==> flow/design.v <==
module pg(input wire clk, reset, start, tc, output wire q);
  wire t1,t2;
  parameter vdd=1'b1;
  parameter gnd=1'b0;
  mux2 M1(t2, vdd, start, q);
  mux2 M2(q, gnd, tc, t1);
  dfr d2(clk, reset, t1, t2);
endmodule
module reg4(input wire clk, en, input wire [7:0] a, output wire [7:0] y);
  dfl dfl_1(clk, en, a[0], y[0]);
  dfl dfl_2(clk, en, a[1], y[1]);
  dfl dfl_3(clk, en, a[2], y[2]);
  dfl dfl_4(clk, en, a[3], y[3]);
  dfl dfl_5(clk, en, a[4], y[4]);
  dfl dfl_6(clk, en, a[5], y[5]);
  dfl dfl_7(clk, en, a[6], y[6]);
  dfl dfl_8(clk, en, a[7], y[7]);
endmodule
module reg8(input wire clk,start,ld,cy,input wire [7:0] c, b, output wire [16:0] p);
  wire en2;
  dfl dfl_0(clk, ld, cy, p[16]);
  dfl dfl_1(clk, ld, c[7], p[15]);
  dfl dfl_2(clk, ld, c[6], p[14]);
  dfl dfl_3(clk, ld, c[5], p[13]);
  dfl dfl_4(clk, ld, c[4], p[12]);
  dfl dfl_5(clk, ld, c[3], p[11]);
  dfl dfl_6(clk, ld, c[2], p[10]);
  dfl dfl_7(clk, ld, c[1], p[9]);
  dfl dfl_8(clk, ld, c[0], p[8]);
  mux_df muxdf_0(clk, p[8], b[7], start, en2, p[7]);
  mux_df muxdf_1(clk, p[7], b[6], start, en2, p[6]);
  mux_df muxdf_2(clk, p[6], b[5], start, en2, p[5]);
  mux_df muxdf_3(clk, p[5], b[4], start, en2, p[4]);
  mux_df muxdf_4(clk, p[4], b[3], start, en2, p[3]);
  mux_df muxdf_5(clk, p[3], b[2], start, en2, p[2]);
  mux_df muxdf_6(clk, p[2], b[1], start, en2, p[1]);
  mux_df muxdf_7(clk, p[1], b[0], start, en2, p[0]);
assign en2 = start | ld;
endmodule
module cnt4(input wire clk, load, en, input wire [2:0] data, lmt, output reg tc, output reg [1:0] out);
  parameter reset=0;
  initial begin out=3'b000; tc=0; end
  always @(posedge clk)
  if (reset) begin out <= 3'b000 ; end 
  else if (load) begin out <= data; end 
  else if (en) out <= out + 3'b001;
  else out <= out;
  always @(posedge clk)
  if (out == lmt) tc <= 1;
  else tc<=0;
endmodule
module mux2 (input wire i0, i1, j, output wire o);
  assign o = (j==0)?i0:i1;
endmodule
module invert (input wire i, output wire o);
   assign o = !i;
endmodule
module and2 (input wire i0, i1, output wire o);
  assign o = i0 & i1;
endmodule
module fulladd(input wire a,b,cin, output wire sum, cout);
    assign sum = a ^ b ^ cin;
    assign cout = (a&b)+(b&cin)+(cin&a);
endmodule
module mux_df(input wire clk, i0, i1, s, load, output wire z_);
  wire d_in;
  mux2 mux2_0(i0, i1, s, d_in);
  dfl dfl_0(clk, load, d_in, z_);
endmodule
module ripple_carry_4_bit(input wire [7:0] a,b, output wire [7:0] s, output wire cout);
  wire [6:0] c;
  fulladd f_0(a[0], b[0], 1'b0, s[0], c[0]);
  fulladd f_1(a[1], b[1], c[0], s[1], c[1]);
  fulladd f_2(a[2], b[2], c[1], s[2], c[2]);
  fulladd f_3(a[3], b[3], c[2], s[3], c[3]);
  fulladd f_4(a[4], b[4], c[3], s[4], c[4]);
  fulladd f_5(a[5], b[5], c[4], s[5], c[5]);
  fulladd f_6(a[6], b[6], c[5], s[6], c[6]);
  fulladd f_7(a[7], b[7], c[6], s[7], cout);
endmodule
module df (input wire clk, in, output wire out);
  reg df_out;
  initial begin df_out = 0; end
  always@(posedge clk) df_out <= in;
  assign out = df_out;
endmodule
module dfr (input wire clk, reset, in, output wire out);
  wire reset_, df_in;
  invert invert_0 (reset, reset_);
  and2 and2_0 (in, reset_, df_in);
  df df_0 (clk, df_in, out);
endmodule
module dfl(input wire clk, load, in, output wire out);
  wire _in;
  mux2 mux2_0(out, in, load, _in);
  df df_0 (clk, _in, out);
endmodule
module dfrl (input wire clk, reset, load, in, output wire out);
  wire _in;
  mux2 mux2_0(out, in, load, _in);
  dfr dfr_1(clk, reset, _in, out);
endmodule
`timescale 1ns / 1ps
module seq_mul(input wire clk,start,input wire [7:0] a,b, output wire [15:0] op);
    wire [16:0] p;
    wire [7:0] t,c,a1;
    wire ld,load,shift,cy;
    wire [1:0] out;
    reg4 rg1(clk, start, a, a1);
    assign t[0] = a1[0] & p[0]; 
    assign t[1] = a1[1] & p[0];
    assign t[2] = a1[2] & p[0]; 
    assign t[3] = a1[3] & p[0];
    assign t[4] = a1[4] & p[0];
    assign t[5] = a1[5] & p[0];
    assign t[6] = a1[6] & p[0];
    assign t[7] = a1[7] & p[0];
    ripple_carry_4_bit ad(p[16:9], t, c, cy);
    reg8 rg2(clk, start, ld, cy, c, b, p);
    cnt4 cnt(clk, load, en, 3'b000, 3'b100, tc, out);
    pg pg1(clk, 1'b0, start, tc, en);
    assign load = start | tc;
    assign ld = en;
    assign op = p[16:1];
endmodule
* Tool chain data of seq_mul
What the tools print for seq_mul, step after step.
Lines are those of the file above, counted from 1.
Operators carry their Yosys type and port widths (W data, S select, Z words).
Library cell names are shortened.
A cell with - has no value.
- Top :: seq_mul
- Clock port :: clk
- Standard-cell library :: sky130hd
- Corner :: tt_025C_1v80

* Word-level counts
Source: Yosys, flattened and elaborated, memories not mapped. Widths are those after wreduce; folded enables and synchronous resets count as part of the registers. Registers that Yosys merges into a memory's read port (data or address) are not register bits. Print and check cells do not count. Equal cells are merged and count once.
- Elaborated cells :: 95
- Output and inout bits :: 16
- Bits in registers :: 26
- Muxes and demuxes :: 9
- Bitwise logic cells :: 46
- $add $sub $neg :: 14
** Operators with widths (number)
- $and A1 B1 Y1 :: 30
- $xor A1 B1 Y1 :: 15
- $add A1 B1 Y1 :: 14
- $mux W1 :: 9
- $or A1 B1 Y1 :: 1

* Longest topological paths
Depth = most cells in a row (Yosys ltp): at word level without a register or memory, in the mapped netlist without a sequential cell, where the memories' decode and read muxes count.
- Depth in word-level cells :: 23
- ABC_AREA :: 0
- Mapped depth :: 13

* Synthesis result
Source: synth_stat.txt of the flow (Yosys; design flattened, memories mapped). It holds for the ABC_AREA given above (unset counts as 0); a run with the other value may have another netlist.
Totals and module areas in this step are rounded.
** Cell types
- edfxtp_1 :: number 25, area in all 750.72 um^2
- fa_1 :: number 7, area in all 140.134 um^2
- buf_4 :: number 16, area in all 120.115 um^2
- mux2_4 :: number 8, area in all 120.115 um^2
- inv_1 :: number 10, area in all 37.536 um^2
- and2_1 :: number 5, area in all 31.28 um^2
- dfxtp_1 :: number 1, area in all 20.019 um^2
- ha_1 :: number 1, area in all 12.512 um^2
- buf_6 :: number 1, area in all 11.261 um^2
- nand2_1 :: number 3, area in all 11.261 um^2
- or2_1 :: number 1, area in all 6.256 um^2
- Cell area after synthesis :: 1260 um^2
- Buffer cells :: 17
- Standard cells after synthesis :: 78
- Flip-flops :: 26
By module: a second synthesis without flattening, with its own total; a netlist apart from the flattened one above.
- Cell total of the unflattened synthesis :: 98
- Area total of the unflattened synthesis :: 1430 um^2
Rows give one instance, submodules left out.
** Modules
- mux2 :: times used 35, sequential area 0.0 um^2, cells 1, area 15.0 um^2
- df :: times used 26, sequential area 20.0 um^2, cells 1, area 20.0 um^2
- fulladd :: times used 8, sequential area 0.0 um^2, cells 1, area 20.0 um^2
- cnt4 :: times used 1, sequential area 80.1 um^2, cells 12, area 135 um^2
- seq_mul :: times used 1, sequential area 0.0 um^2, cells 11, area 63.8 um^2
- pg :: times used 1, sequential area 0.0 um^2, cells 2, area 7.5 um^2
- and2 :: times used 1, sequential area 0.0 um^2, cells 1, area 6.3 um^2
- reg8 :: times used 1, sequential area 0.0 um^2, cells 1, area 6.3 um^2
- invert :: times used 1, sequential area 0.0 um^2, cells 1, area 3.8 um^2
- ripple_carry_4_bit :: times used 1, sequential area 0.0 um^2, cells 1, area 3.8 um^2
- dfl :: times used 25, sequential area 0.0 um^2, cells 0, area 0.0 um^2
- dfr :: times used 1, sequential area 0.0 um^2, cells 0, area 0.0 um^2
- mux_df :: times used 8, sequential area 0.0 um^2, cells 0, area 0.0 um^2
- reg4 :: times used 1, sequential area 0.0 um^2, cells 0, area 0.0 um^2

* Path before layout
Source: OpenSTA report_checks on the synthesized netlist (no wires, ideal clock, input and output delay 20% of the period each), path of least setup slack; recovery checks are left aside. Register names are those of the netlist, which keeps one name where synthesis merged equal registers.
- Path kind :: reg2reg
- Start :: reg rg2.muxdf_7.dfl_0.df_0.df_out
- End :: reg rg2.dfl_1.df_0.df_out
- Buffers on the path :: 0
- Setup time :: 0.129 ns
- Setup slack :: 0.255 ns
- Data required time :: 3.771 ns
- Delay of the path :: 3.645 ns
- Time at the first pin :: 0.000 ns
- Period :: 3.9 ns
- Stages :: 14
- Data arrival time :: 3.516 ns
- Synthesis period reached :: 3.645 ns
"delay of the path" = arrival - input delay + setup time.
"stages": output pins that drive a net of the path, with the launching flip-flop's if there is one; two outputs of one cell count as two.
"synthesis period reached" = period - worst setup slack (recovery checks aside). The figure is calculated, with input and output delays left at 20% of the set period.
The rows between start and end are the longest chain of elaborated cells between them; the timing report does not say that the signal goes this way. Where chains are equally long, one stands for them.
A line is the first line of the expression or statement that the cell stems from. Yosys adds cells for indexed reads and writes and turns some case tables into memories.
- Cell sequence :: edfxtp_1 -> and2_1 -> ha_1 -> inv_1 -> fa_1 -> fa_1 -> inv_1 -> fa_1 -> fa_1 -> fa_1 -> fa_1 -> inv_1 -> fa_1 -> inv_1
- Cells in the longest elaborated chain :: 21
- Elaborated cells between the ends (all ways) :: 41
- Source lines of those cells :: 10
- Classes of those cells :: add/sub: 12; logic: 29
** RTL lines, path after synthesis
- start, declared :: RTL line 82 : reg df_out;
- start, assigned :: RTL line 84 : always@(posedge clk) df_out <= in;
- $and A1 B1 Y1 :: RTL line 110 : assign t[0] = a1[0] & p[0];
- $and A1 B1 Y1 x2 :: RTL line 63 : assign cout = (a&b)+(b&cin)+(cin&a);
- $add A1 B1 Y1 x2 :: RTL line 63
- $and A1 B1 Y1 :: RTL line 63
- $add A1 B1 Y1 x2 :: RTL line 63
- $and A1 B1 Y1 :: RTL line 63
- $add A1 B1 Y1 x2 :: RTL line 63
- $and A1 B1 Y1 :: RTL line 63
- $add A1 B1 Y1 x2 :: RTL line 63
- $and A1 B1 Y1 :: RTL line 63
- $add A1 B1 Y1 x2 :: RTL line 63
- $and A1 B1 Y1 :: RTL line 63
- $add A1 B1 Y1 x2 :: RTL line 63
- $xor A1 B1 Y1 :: RTL line 62 : assign sum = a ^ b ^ cin;
- end, assigned :: RTL line 84
- end, declared :: RTL line 82

* Worst path after layout
Path of least setup slack in the final report of run 1 (OpenROAD, finished layout, wires in). Where an end is a register, its clock arrival counts in the times.
- Path kind :: reg2reg
- Start :: reg rg2.muxdf_7.dfl_0.df_0.df_out
- End :: reg rg2.dfl_1.df_0.df_out
- Setup time :: 0.11 ns
- Stages :: 14
- Data required time :: 3.06 ns
- Setup slack :: -0.33 ns
- Period :: 2.87 ns
- Buffers on the path :: 0
- Data arrival time :: 3.39 ns
- Time at the first pin :: 0.31 ns
The rows between start and end are the longest chain of elaborated cells between them; the timing report does not say that the signal goes this way. Where chains are equally long, one stands for them.
- Cell sequence :: edfxtp_1 -> and2_4 -> ha_4 -> inv_2 -> fa_2 -> fa_2 -> inv_2 -> fa_2 -> fa_2 -> fa_2 -> fa_2 -> inv_2 -> fa_1 -> inv_1
- Cells in the longest elaborated chain :: 21
- Elaborated cells between the ends (all ways) :: 41
- Source lines of those cells :: 10
- Classes of those cells :: add/sub: 12; logic: 29
** RTL lines, path post-layout
- start, declared :: RTL line 82 : reg df_out;
- start, assigned :: RTL line 84 : always@(posedge clk) df_out <= in;
- $and A1 B1 Y1 :: RTL line 110 : assign t[0] = a1[0] & p[0];
- $and A1 B1 Y1 x2 :: RTL line 63 : assign cout = (a&b)+(b&cin)+(cin&a);
- $add A1 B1 Y1 x2 :: RTL line 63
- $and A1 B1 Y1 :: RTL line 63
- $add A1 B1 Y1 x2 :: RTL line 63
- $and A1 B1 Y1 :: RTL line 63
- $add A1 B1 Y1 x2 :: RTL line 63
- $and A1 B1 Y1 :: RTL line 63
- $add A1 B1 Y1 x2 :: RTL line 63
- $and A1 B1 Y1 :: RTL line 63
- $add A1 B1 Y1 x2 :: RTL line 63
- $and A1 B1 Y1 :: RTL line 63
- $add A1 B1 Y1 x2 :: RTL line 63
- $xor A1 B1 Y1 :: RTL line 62 : assign sum = a ^ b ^ cin;
- end, assigned :: RTL line 84
- end, declared :: RTL line 82

Measured results for seq_mul: 2 stored runs of the Yosys and OpenROAD flow on sky130hd. The settings differ; the order carries no meaning. The constraints put input and output delay at 20% of the set period each and load the outputs with 0.01 pF.
"period reached" means the clock period less the worst setup slack. The figure is calculated, with input and output delays left at 20% of the set period.
By "worst setup path time" is meant the share of the clock period that the worst setup path is allowed (20% is reserved at inputs, 20% at outputs), minus its slack. Clock arrival times at its registers enter into it.
"total design power" rests on the timing tool's default activity at the inputs, not on a simulated workload.
Measured values are rounded.

** Run 1
- Settings :: period_ns=2.87; CORE_UTILIZATION=52; PLACE_DENSITY=0.67; CELL_PAD_IN_SITES_GLOBAL_PLACEMENT=2; CAP_MARGIN=20; SLEW_MARGIN=30; MIN_ROUTING_LAYER=met2; CORE_MARGIN=2
- Netlist area reported by Yosys :: 1260 um^2
- Full die area :: 2840 um^2
- Standard-cell area after layout :: 1580 um^2
- Post-route utilization :: 70.1 %
- Smallest setup slack :: -0.327 ns
- Total negative setup slack :: -0.519 ns
- Worst hold slack in the final report :: 0.610 ns
- Total design power :: 1170 µW
- Period reached :: 3.197 ns
- Worst setup path time :: 3.20 ns
- Class of the worst setup path :: reg2reg

** Run 2
- Settings :: period_ns=2.41; CORE_UTILIZATION=18; PLACE_DENSITY=0.92; HOLD_SLACK_MARGIN=-0.01; CORE_ASPECT_RATIO=0.64; TNS_END_PERCENT=80; GPL_TIMING_DRIVEN=1; GPL_ROUTABILITY_DRIVEN=0; CAP_MARGIN=20; CORE_MARGIN=2; SLEW_MARGIN=20
- Netlist area reported by Yosys :: 1260 um^2
- Full die area :: 7710 um^2
- Standard-cell area after layout :: 1710 um^2
- Post-route utilization :: 25.1 %
- Smallest setup slack :: -0.805 ns
- Total negative setup slack :: -2.05 ns
- Worst hold slack in the final report :: 0.584 ns
- Total design power :: 1600 µW
- Period reached :: 3.215 ns
- Worst setup path time :: 3.22 ns
- Class of the worst setup path :: reg2reg
